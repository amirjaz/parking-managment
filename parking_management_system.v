==> flow/design.v <==
module parking_management_system (
    input wire clk,
    input wire reset,
    input wire car_entered,
    input wire car_exited,
    input wire is_uni_car_entered,
    input wire is_uni_car_exited,
    output reg [9:0] uni_parked_car,  
    output reg [9:0] parked_car,  
    output reg [9:0] uni_vacated_space,  
    output reg [9:0] vacated_space,  
    output reg uni_is_vacated_space,  
    output reg is_vacated_space  
);
    parameter MAX_PARKING_SPACE = 700;  
    parameter MAX_UNI_SPACE = 500;  
    parameter CLK_FREQ = 100_000_000;  
    parameter NON_UNI_BASE_SPACE = 200;  
    reg [31:0] elapsed_time_cycles;
    reg [9:0] non_uni_space;
    reg [3:0] time_threshold;
    always @(posedge clk or posedge reset) begin
        if (reset) begin
            elapsed_time_cycles <= 0;
            time_threshold <= 0;
            uni_parked_car <= 0;
            parked_car <= 0;
            uni_vacated_space <= MAX_UNI_SPACE;
            vacated_space <= NON_UNI_BASE_SPACE;
            non_uni_space <= NON_UNI_BASE_SPACE;
            uni_is_vacated_space <= 1;
            is_vacated_space <= 1;
        end else begin
            elapsed_time_cycles <= elapsed_time_cycles + 1;
            if (elapsed_time_cycles >= CLK_FREQ * 300 * 60) begin
                time_threshold <= 4;
            end else if (elapsed_time_cycles >= CLK_FREQ * 240 * 60) begin
                time_threshold <= 3;
            end else if (elapsed_time_cycles >= CLK_FREQ * 180 * 60) begin
                time_threshold <= 2;
            end else if (elapsed_time_cycles >= CLK_FREQ * 120 * 60) begin
                time_threshold <= 1;
            end else begin
                time_threshold <= 0;
            end
            if (time_threshold == 0) begin
                non_uni_space <= NON_UNI_BASE_SPACE;
            end else if (time_threshold == 1) begin
                non_uni_space <= 250;
            end else if (time_threshold == 2) begin
                non_uni_space <= 300;
            end else if (time_threshold == 3) begin
                non_uni_space <= 350;
            end else if (time_threshold == 4) begin
                non_uni_space <= MAX_UNI_SPACE;
            end
            if (car_entered && is_uni_car_entered) begin
                if (uni_parked_car < MAX_UNI_SPACE && uni_parked_car + parked_car < MAX_PARKING_SPACE) begin
                    uni_parked_car <= uni_parked_car + 1;
                    uni_vacated_space <= uni_vacated_space - 1;
                end
                if (uni_parked_car < MAX_UNI_SPACE && uni_parked_car + parked_car < MAX_PARKING_SPACE) begin
                    uni_is_vacated_space <= 1;
                end else begin
                    uni_is_vacated_space <= 0;
                end
                if (parked_car < non_uni_space && uni_parked_car + parked_car < MAX_PARKING_SPACE) begin
                    is_vacated_space <= 1;
                end else begin
                    is_vacated_space <= 0;
                end
            end else if (car_exited && is_uni_car_exited) begin
                if (uni_parked_car > 0) begin
                    uni_parked_car <= uni_parked_car - 1;
                    uni_vacated_space <= uni_vacated_space + 1;
                    uni_is_vacated_space <= 1;
                end
            end else if (car_entered && !is_uni_car_entered) begin
                if (parked_car + uni_parked_car < MAX_PARKING_SPACE && parked_car < non_uni_space) begin
                    parked_car <= parked_car + 1;
                    vacated_space <= vacated_space - 1;
                end
                if (uni_parked_car < MAX_UNI_SPACE && uni_parked_car + parked_car < MAX_PARKING_SPACE) begin
                    uni_is_vacated_space <= 1;
                end else begin
                    uni_is_vacated_space <= 0;
                end
                if (parked_car < non_uni_space && uni_parked_car + parked_car < MAX_PARKING_SPACE) begin
                    is_vacated_space <= 1;
                end else begin
                    is_vacated_space <= 0;
                end
            end else if (car_exited && !is_uni_car_exited) begin
                if (parked_car > 0) begin
                    parked_car <= parked_car - 1;
                    vacated_space <= vacated_space + 1;
                    is_vacated_space <= 1;
                end
            end
        end
    end
endmodule
---- Reports on parking_management_system ----
What the tools print for parking_management_system, step after step.
Line numbers count from 1 in the design file above.
Library cell names are shortened.
Not given: n/a
set-up
  top module .............................. parking_management_system
  clock input ............................. clk
  library ................................. sky130hd
  library corner .......................... tt_025C_1v80

---- Word level ----
Counts by Yosys on the flattened word-level netlist (proc, flatten, opt, wreduce; memories kept). Register bits leave out memories and registers merged into their read ports (data or address). Print and check cells are left out. Cells with the same type and inputs are merged into one.
storage and ports
  register bits ........................... 87
  output and inout bits ................... 42
  elaborated cells ........................ 95
  bits of input ports ..................... 6
cells by class
  mux-type cells .......................... 36
  bitwise gates (word level) .............. 2
  order comparisons ....................... 9
  reductions and logical operators ........ 21
  equal/unequal tests ..................... 8
  add/subtract/negate cells ............... 10
operators by type and width
  cell                                                                            count
  10-bit two-way mux                                                              21
  32-bit by 31-bit greater-or-equal comparator with 1-bit output with constant B  2
  10-bit by 1-bit adder with 10-bit output with constant B                        4
  10-bit by 1-bit subtractor with 10-bit output with constant B                   4
  32-bit by 1-bit adder with 32-bit output with constant B                        1
  32-bit by 29-bit greater-or-equal comparator with 1-bit output with constant B  1
  32-bit greater-or-equal comparator with constant B                              1
  10-bit by 1-bit greater-than comparator with 1-bit output with constant B       2
  1-bit two-way mux                                                               12
  10-bit by 10-bit adder with 11-bit output                                       1
  11-bit by 10-bit < comparator with 1-bit output with constant B                 1
  10-bit < comparator                                                             1
  10-bit by 9-bit < comparator with 1-bit output with constant B                  1
  3-bit nonzero test                                                              3
  2-bit nonzero test                                                              4
  1-bit logical AND                                                               6
  3-bit by 2-bit equality test with 1-bit output with constant B                  2
  3-bit AND reduction                                                             2
  5-bit AND reduction                                                             1
  5-bit nonzero test                                                              1
  2-bit by 1-bit != test with 1-bit output with constant B                        2
  4-bit logical NOT                                                               1
  2-bit two-way mux                                                               2
  3-bit by 1-bit equality test with 1-bit output with constant B                  1
  3-bit by 2-bit != test with 1-bit output with constant B                        1
  3-bit equality test with constant B                                             1
  3-bit two-way mux                                                               1
  1-bit inverter                                                                  2
Not listed: further kinds 3, cells in them 4.

---- Longest topological paths ----
Longest topological path by Yosys (ltp), each cell counted once; first at word level (registers and memories cut), then after technology mapping (sequential cells cut; the memories' decode and read muxes count).
logic depth
  word-level depth ........................ 7
  ABC_AREA ................................ 0
  gate-level depth with buffers ........... 14
  mapped depth without buffers ............ 12

---- Synthesis result ----
The flow's flattened synthesis, as Yosys stat reports it; memories are mapped. The netlist is that of the ABC_AREA named above (0 if unset); the other value can give another one.
synthesis totals
  cell area after synthesis ............... 5471.5 µm²
  area of sequential cells ................ 2170.8 µm²
  mapped cells ............................ 554
  flip-flop cells ......................... 86
cell types
  cell      count  area in all (µm²)
  dfrtp_1   71     1.78E+03
  ha_1      50     625.6
  dfstp_2   15     394.128
  xnor2_1   37     324.061
  xor2_1    28     245.235
  nand2_1   60     225.216
  nor2_1    41     153.898
  a21oi_1   28     140.134
  o221ai_1  15     131.376
  inv_1     28     105.101
  mux2_4    7      105.101
  mux2_2    8      90.086
  o21ai_0   17     85.082
  a21o_1    11     82.579
  fa_1      4      80.077
  nand3_1   14     70.067
  nand2b_1  11     68.816
  nor3_1    13     65.062
Other cell types: 35; their cells: 96.

---- Timing after synthesis ----
Path of least setup slack by OpenSTA after synthesis, without wires, with an ideal clock, recovery checks aside; 20% of the period is set as input and as output delay. Where synthesis merged equal registers, the netlist keeps one of their names.
path post-synthesis
  kind .................................... input-to-reg
  start point ............................. input port car_entered
  end point ............................... register vacated_space[9]
  path slack .............................. 218 ps
  buffers on the path ..................... 2
  library setup time ...................... 124 ps
  data arrival time ....................... 3568 ps
  clock period ............................ 3910 ps
  stages on the path ...................... 14
  required time ........................... 3786 ps
  path delay .............................. 2910 ps
  period reached after synthesis .......... 3692 ps
"path delay" = arrival - input delay + setup time.
"stages on the path" counts driving pins, that of a launching flip-flop among them; a cell with two outputs on the path counts twice.
"period reached after synthesis" = period - worst setup slack (recovery checks aside). The figure is calculated, with input and output delays left at 20% of the set period.
Between the ends stands the longest chain of elaborated cells between them, by number of cells; it is not shown to be the way that was timed. Of several equally long chains one is given.
Each line given opens the expression or statement behind the cell; cells for indexed reads and writes are added by Yosys, which also makes memories of some case tables.
At most two assigning lines are given for a register; there are more.
on the way, post-synthesis
  cell sequence ........................... clkbuf_1 > buf_1 > nand2b_1 > inv_1 > ha_1 > a21oi_1 > nor2b_1 > o31a_1 > o41ai_1 > o21a_1 > nand2_1 > a311oi_1 > o21ai_0 > xnor2_1
  length of the longest elaborated chain .. 3
ends and longest elaborated chain, post-synthesis
  item                 RTL line  source
  from (decl)          4         input wire car_entered,
  1-bit logical AND    57        if (car_entered && is_uni_car_entered) begin
  1-bit inverter       n/a
  5-bit AND reduction  n/a
  to (assign)          81        vacated_space <= vacated_space - 1;
  to (assign)          96        vacated_space <= vacated_space + 1;
  to (decl)            11        output reg [9:0] vacated_space,

---- Timing after layout ----
From the final timing report of run 1: the path of least setup slack in the routed layout; clock arrival at registers is part of the times.
The report prints the path's times to 10 ps; the period is as set.
path after layout
  kind .................................... reg-to-reg
  start point ............................. register uni_parked_car[2]
  end point ............................... register parked_car[2]
  stages on the path ...................... 14
  required time ........................... 2570 ps
  data arrival time ....................... 3190 ps
  clock period ............................ 2330 ps
  path slack .............................. -620 ps
  buffers on the path ..................... 3
  library setup time ...................... 110 ps
Between the ends stands the longest chain of elaborated cells between them, by number of cells; it is not shown to be the way that was timed. Of several equally long chains one is given.
At most two assigning lines are given for a register; there are more.
on the way, after layout
  cell sequence ........................... dfrtp_2 > ha_4 > a21oi_4 > a21o_1 > a21oi_4 > o31ai_4 > buf_4 > a31oi_4 > a211o_4 > nand3_4 > buf_6 > a31oi_4 > buf_6 > o221a_2
  length of the longest elaborated chain .. 5
ends and longest elaborated chain, after layout
  item                                             RTL line  source
  from (decl)                                      8         output reg [9:0] uni_parked_car,
  from (assign)                                    59        uni_parked_car <= uni_parked_car + 1;
  from (assign)                                    74        uni_parked_car <= uni_parked_car - 1;
  10-bit by 10-bit adder with 11-bit output        79        if (parked_car + uni_parked_car < MAX_PARKING_SPACE && parked_car < non_uni_space) begin
  11-bit by 10-bit < comparator with 1-bit output  79
  1-bit logical AND                                79
  10-bit two-way mux                               79
  10-bit two-way mux                               78        end else if (car_entered && !is_uni_car_entered) begin
  to (assign)                                      80        parked_car <= parked_car + 1;
  to (assign)                                      95        parked_car <= parked_car - 1;
  to (decl)                                        9         output reg [9:0] parked_car,

Subject: parking_management_system on sky130hd, stored results

Hello all,

Design parking_management_system on sky130hd. What follows are 2 stored runs of the flow, each under its own settings; their order means nothing. The constraints put input and output delay at 20% of the set period each and load the outputs with 0.01 pF.
"period reached" is the run's clock period less its worst setup slack. It is reckoned from that one timing run; input and output delays stay at 20% of the period that was set.
"power consumption" is the tool's figure for a default switching activity; nothing was simulated.

---- run 1 ----
settings
  period_ns = 2.33
  CORE_UTILIZATION = 41
  SETUP_SLACK_MARGIN = -0.05
  CORE_MARGIN = 5
  GPL_TIMING_DRIVEN = 1
  CTS_CLUSTER_SIZE = 100
  CTS_CLUSTER_DIAMETER = 103
  CAP_MARGIN = 15
  SLEW_MARGIN = 20
  MIN_ROUTING_LAYER = met2
results
  utilization after routing ............... 60.3%
  total negative setup slack .............. -22585 ps
  chip area after synthesis (Yosys) ....... 5471.5 µm²
  worst setup slack after layout .......... -624 ps
  period reached .......................... 2954 ps
  power consumption ....................... 12.209 mW
  die size ................................ 15755.3 µm²
  worst hold slack in the final report .... 442 ps

---- run 2 ----
settings
  period_ns = 4.31
  CORE_UTILIZATION = 32
  PLACE_DENSITY = 0.44
  HOLD_SLACK_MARGIN = -0.01
  CORE_ASPECT_RATIO = 0.68
  CORE_MARGIN = 10
  CELL_PAD_IN_SITES_GLOBAL_PLACEMENT = 0
  ABC_AREA = 1
  CAP_MARGIN = 30
  SLEW_MARGIN = 20
results
  chip area after synthesis (Yosys) ....... 5924.4 µm²
  total negative setup slack .............. 0 ps
  period reached .......................... 3157 ps
  power consumption ....................... 4.818 mW
  utilization after routing ............... 39.0%
  worst hold slack in the final report .... 469 ps
  worst setup slack after layout .......... 1153 ps
  die size ................................ 24457.7 µm²

Thanks
